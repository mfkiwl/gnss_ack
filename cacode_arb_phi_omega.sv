==> flow/design.v <==
module CACODE (
    input  wire        rst,
    input  wire        clk,
	input  wire        rd,
	input  wire        set_reg,
	input  wire [9:0]  g1_init,
    input  wire [9:0]  g2_init,
    input  wire [4:1]  T0,
	input  wire [4:1]  T1,
    output wire        chip
);
	reg [10:1] g1, g2;
    always @ (posedge clk or negedge rst)
        if (!rst) begin
            g1 <= 10'b1111111111;
            g2 <= 10'b1111111111;
		end
		else if (set_reg)
		begin
			g1 <= g1_init;
			g2 <= g2_init;
        end
		else
		begin
			if (rd)
			begin
				g1[10:1] <= {g1[9:1], g1[3] ^ g1[10]};
				g2[10:1] <= {g2[9:1], g2[2] ^ g2[3] ^ g2[6] ^ g2[8] ^ g2[9] ^ g2[10]};
			end
		end
    assign chip = (g1[10] ^ g2[T0] ^ g2[T1]);
endmodule
module cacode_arb_phi_omega
(
	input wire clk,
	input wire rst,
	input wire [9:0] g1,
	input wire [9:0] g2,
	input wire set_reg,
	input wire [4:1] T0,
	input wire [4:1] T1,
	input wire [8:0] nco_omega,
	output wire chip
);
logic [8:0] phase;
logic rd;
always_ff @(posedge clk or negedge rst)
begin
	if (!rst) phase <= 20'b0;
	else
	begin
		if (set_reg) phase <= 20'b0;
		else {rd, phase} <= phase + nco_omega;
	end
end
CACODE uut (
    .rst(rst),
    .clk(clk),
	.rd(rd),
	.set_reg(set_reg),
    .g1_init(g1),
    .g2_init(g2),
    .T0(4'd2),
    .T1(4'd6),
    .chip(chip)
);
endmodule
### Reports on cacode_arb_phi_omega

The steps from the RTL of cacode_arb_phi_omega to its reports follow in flow order.
Line numbers count from 1 in the design file above.
Library cell names are shortened.
A cell with -- has no value.

| design | value |
|---|---|
| design top | cacode_arb_phi_omega |
| clock input | clk |
| cell library | sky130hd |
| corner | tt_025C_1v80 |

### Word-level counts

Yosys after proc, flatten, opt, wreduce and memory -nomap, before mapping. Memory bits, and registers merged into a memory's read port (data or address), are not among the register bits. Print and check cells are not counted. Equal cells are merged and count once.

| operators by class | value |
|---|---|
| bitwise gates (word level) | 9 |
| muxes and demuxes | 5 |
| reduce/logical cells | 2 |
| $add $sub $neg | 1 |

Operators with widths:

| cell | count |
|---|---|
| two-way mux 10 bit | 4 |
| adder 9 x 9 -> 10 bit | 1 |
| two-way mux 9 bit | 1 |
| XOR 1 bit | 8 |
| AND reduction 2 bit | 1 |
| nonzero test 2 bit | 1 |
| NOT 1 bit | 1 |

| bit counts | value |
|---|---|
| register bits | 30 |
| bits of input ports | 40 |

### Depth

Depth = most cells in a row (Yosys ltp): at word level without a register or memory, in the mapped netlist without a sequential cell, where the memories' decode and read muxes count.

| logic depth | value |
|---|---|
| word-level depth | 7 |
| ABC_AREA | 0 |
| mapped depth | 8 |

### Synthesis result

The flow's flattened synthesis, as Yosys stat reports it; memories are mapped. The netlist is that of the ABC_AREA named above (0 if unset); the other value can give another one.

| synthesis totals | value |
|---|---|
| cells in the netlist | 163 |
| area of sequential cells | 780.7 µm² |
| chip area (Yosys) | 1667.8 µm² |
| flip-flops | 30 |
| buffers | 8 |

Cells by type:

| type | count |
|---|---|
| dfstp_2 | 20 |
| dfrtp_1 | 9 |
| mux2i_1 | 19 |
| o21ai_0 | 24 |
| ha_1 | 9 |
| nand2_1 | 25 |
| xnor2_1 | 8 |
| nor2_1 | 9 |
| edfxtp_1 | 1 |
| xor2_1 | 3 |
| nor2b_1 | 4 |
| fa_1 | 1 |
| clkbuf_1 | 5 |
| a211oi_1 | 2 |
| a21oi_1 | 3 |
| o2111ai_2 | 1 |
| nor2b_4 | 1 |
| nand2b_1 | 2 |

Other cell types: 12; their cells: 17.
By module: a second synthesis without flattening, with its own total; a netlist apart from the flattened one above.

| second synthesis, totals | value |
|---|---|
| cell total of the unflattened synthesis | 209 |
| area total of the unflattened synthesis | 2087.0 µm² |

Rows give one instance, submodules left out.

By module:

| module | area (µm²) | cells | sequential area (µm²) | times used |
|---|---|---|---|---|
| CACODE | 1340.0 | 131 | 525.5 | 1 |
| cacode_arb_phi_omega | 747.0 | 78 | 255.2 | 1 |

### Timing after synthesis

Path of least setup slack by OpenSTA after synthesis, without wires, with an ideal clock, recovery checks aside; 20% of the period is set as input and as output delay. Where synthesis merged equal registers, the netlist keeps one of their names.

| path after synthesis | value |
|---|---|
| kind | input to register |
| from | input nco_omega[0] |
| to | register phase[8] |
| slack | 0.883 ns |
| arrival | 1.959 ns |
| launch time at the first pin | 0.594 ns |
| path buffers | 0 |
| required time | 2.842 ns |
| path delay | 1.493 ns |
| driving pins on the path | 8 |
| period | 2.97 ns |
| synthesis period reached | 2.087 ns |

"path delay" is the arrival time less input delay plus setup time.
"driving pins on the path" counts driving pins, that of a launching flip-flop among them; a cell with two outputs on the path counts twice.
"synthesis period reached" is the clock period less the worst setup slack; recovery checks do not enter. This is arithmetic on one report: input and output delays are still those of the set period (20% each).
Between the ends stands the longest chain of elaborated cells between them, by number of cells; it is not shown to be the way that was timed. Of several equally long chains one is given.
Each line given opens the expression or statement behind the cell; cells for indexed reads and writes are added by Yosys, which also makes memories of some case tables.

| on the way, after synthesis | value |
|---|---|
| cells stage by stage | ha_1 inv_1 fa_1 nor2b_4 o2111ai_2 nand4b_1 o31ai_2 mux2_1 |
| length of the longest elaborated chain | 2 |
| elaborated cells between the ends (all ways) | 2 |
| RTL lines with such cells | 2 |

Ends and longest elaborated chain, after synthesis:

| what | line | RTL |
|---|---|---|
| start: declaration | 42 | `input wire [8:0] nco_omega,` |
| adder 9 x 9 -> 10 bit | 53 | `else {rd, phase} <= phase + nco_omega;` |
| two-way mux 9 bit | 52 | `if (set_reg) phase <= 20'b0;` |
| end: assignment | 49 | `if (!rst) phase <= 20'b0;` |
| end: assignment | 52 |  |
| end: declaration | 45 | `logic [8:0] phase;` |

### Worst path after layout

Path of least setup slack in the final report of job 1 (OpenROAD, finished layout, wires in). Where an end is a register, its clock arrival counts in the times.

| path post-layout | value |
|---|---|
| kind | input to register |
| from | input nco_omega[4] |
| to | register phase[8] |
| required time | 2.79 ns |
| arrival | 2.15 ns |
| slack | 0.64 ns |
| period | 2.63 ns |
| path buffers | 1 |
| driving pins on the path | 6 |
| launch time at the first pin | 0.53 ns |

Between the ends stands the longest chain of elaborated cells between them, by number of cells; it is not shown to be the way that was timed. Of several equally long chains one is given.

| on the way, post-layout | value |
|---|---|
| cells stage by stage | clkdlybuf4s50_1 ha_4 o2111ai_2 nand4b_1 o31ai_2 mux2_1 |
| length of the longest elaborated chain | 2 |
| elaborated cells between the ends (all ways) | 2 |
| RTL lines with such cells | 2 |

Ends and longest elaborated chain, post-layout:

| what | line | RTL |
|---|---|---|
| start: declaration | 42 | `input wire [8:0] nco_omega,` |
| adder 9 x 9 -> 10 bit | 53 | `else {rd, phase} <= phase + nco_omega;` |
| two-way mux 9 bit | 52 | `if (set_reg) phase <= 20'b0;` |
| end: assignment | 49 | `if (!rst) phase <= 20'b0;` |
| end: assignment | 52 |  |
| end: declaration | 45 | `logic [8:0] phase;` |

Hand-over note for cacode_arb_phi_omega

Module cacode_arb_phi_omega, platform sky130hd: 2 stored runs of the flow (Yosys, OpenROAD) with differing settings, in no particular order. Input and output delays are each 20% of the period that was set; the output load is 0.01 pF.
By "clock period achieved" is meant the clock period of the run minus its worst setup slack. This is arithmetic on one report: input and output delays are still those of the set period (20% each).
"critical path time" means the part of the period allowed to the worst setup path (the constraints hold back 20% at inputs and 20% at outputs) less its slack; where the path has registers, the arrival times of their clocks count too.
By "total power after layout" is meant OpenSTA's value without simulated activity: inputs other than the clock are taken to toggle once in ten clock periods, and the tool carries that through the logic.

#### Job 1

| setting | value |
|---|---|
| period_ns | `2.63` |
| CORE_UTILIZATION | `31` |
| SETUP_SLACK_MARGIN | `0.61` |
| PLACE_DENSITY_LB_ADDON | `0.02` |
| CELL_PAD_IN_SITES_GLOBAL_PLACEMENT | `2` |
| CELL_PAD_IN_SITES_DETAIL_PLACEMENT | `1` |
| GPL_TIMING_DRIVEN | `1` |
| SLEW_MARGIN | `0` |
| CAP_MARGIN | `20` |
| CORE_MARGIN | `2` |

| result | value |
|---|---|
| area of the synthesized netlist | 1667.8 µm² |
| die outline area | 5983.0 µm² |
| utilization after layout | 0.439 |
| setup slack of the worst path | 0.636 ns |
| post-route setup TNS | 0.000 ns |
| worst hold slack | 0.558 ns |
| total power after layout | 1631 uW |
| clock period achieved | 1.994 ns |
| critical path time | 1.47 ns |
| critical path kind | input to register |

#### Job 2

| setting | value |
|---|---|
| period_ns | `2.13` |
| CORE_UTILIZATION | `70` |
| SETUP_SLACK_MARGIN | `0.47` |
| PLACE_DENSITY_LB_ADDON | `0.23` |
| CORE_MARGIN | `2` |
| CELL_PAD_IN_SITES_GLOBAL_PLACEMENT | `1` |
| ABC_AREA | `1` |
| CTS_CLUSTER_SIZE | `65` |
| CTS_CLUSTER_DIAMETER | `359` |
| SLEW_MARGIN | `30` |
| MIN_ROUTING_LAYER | `met2` |
| MAX_ROUTING_LAYER | `met4` |
| CAP_MARGIN | `20` |

Stopped before the end: placement reported FLW-0024.

End of note.
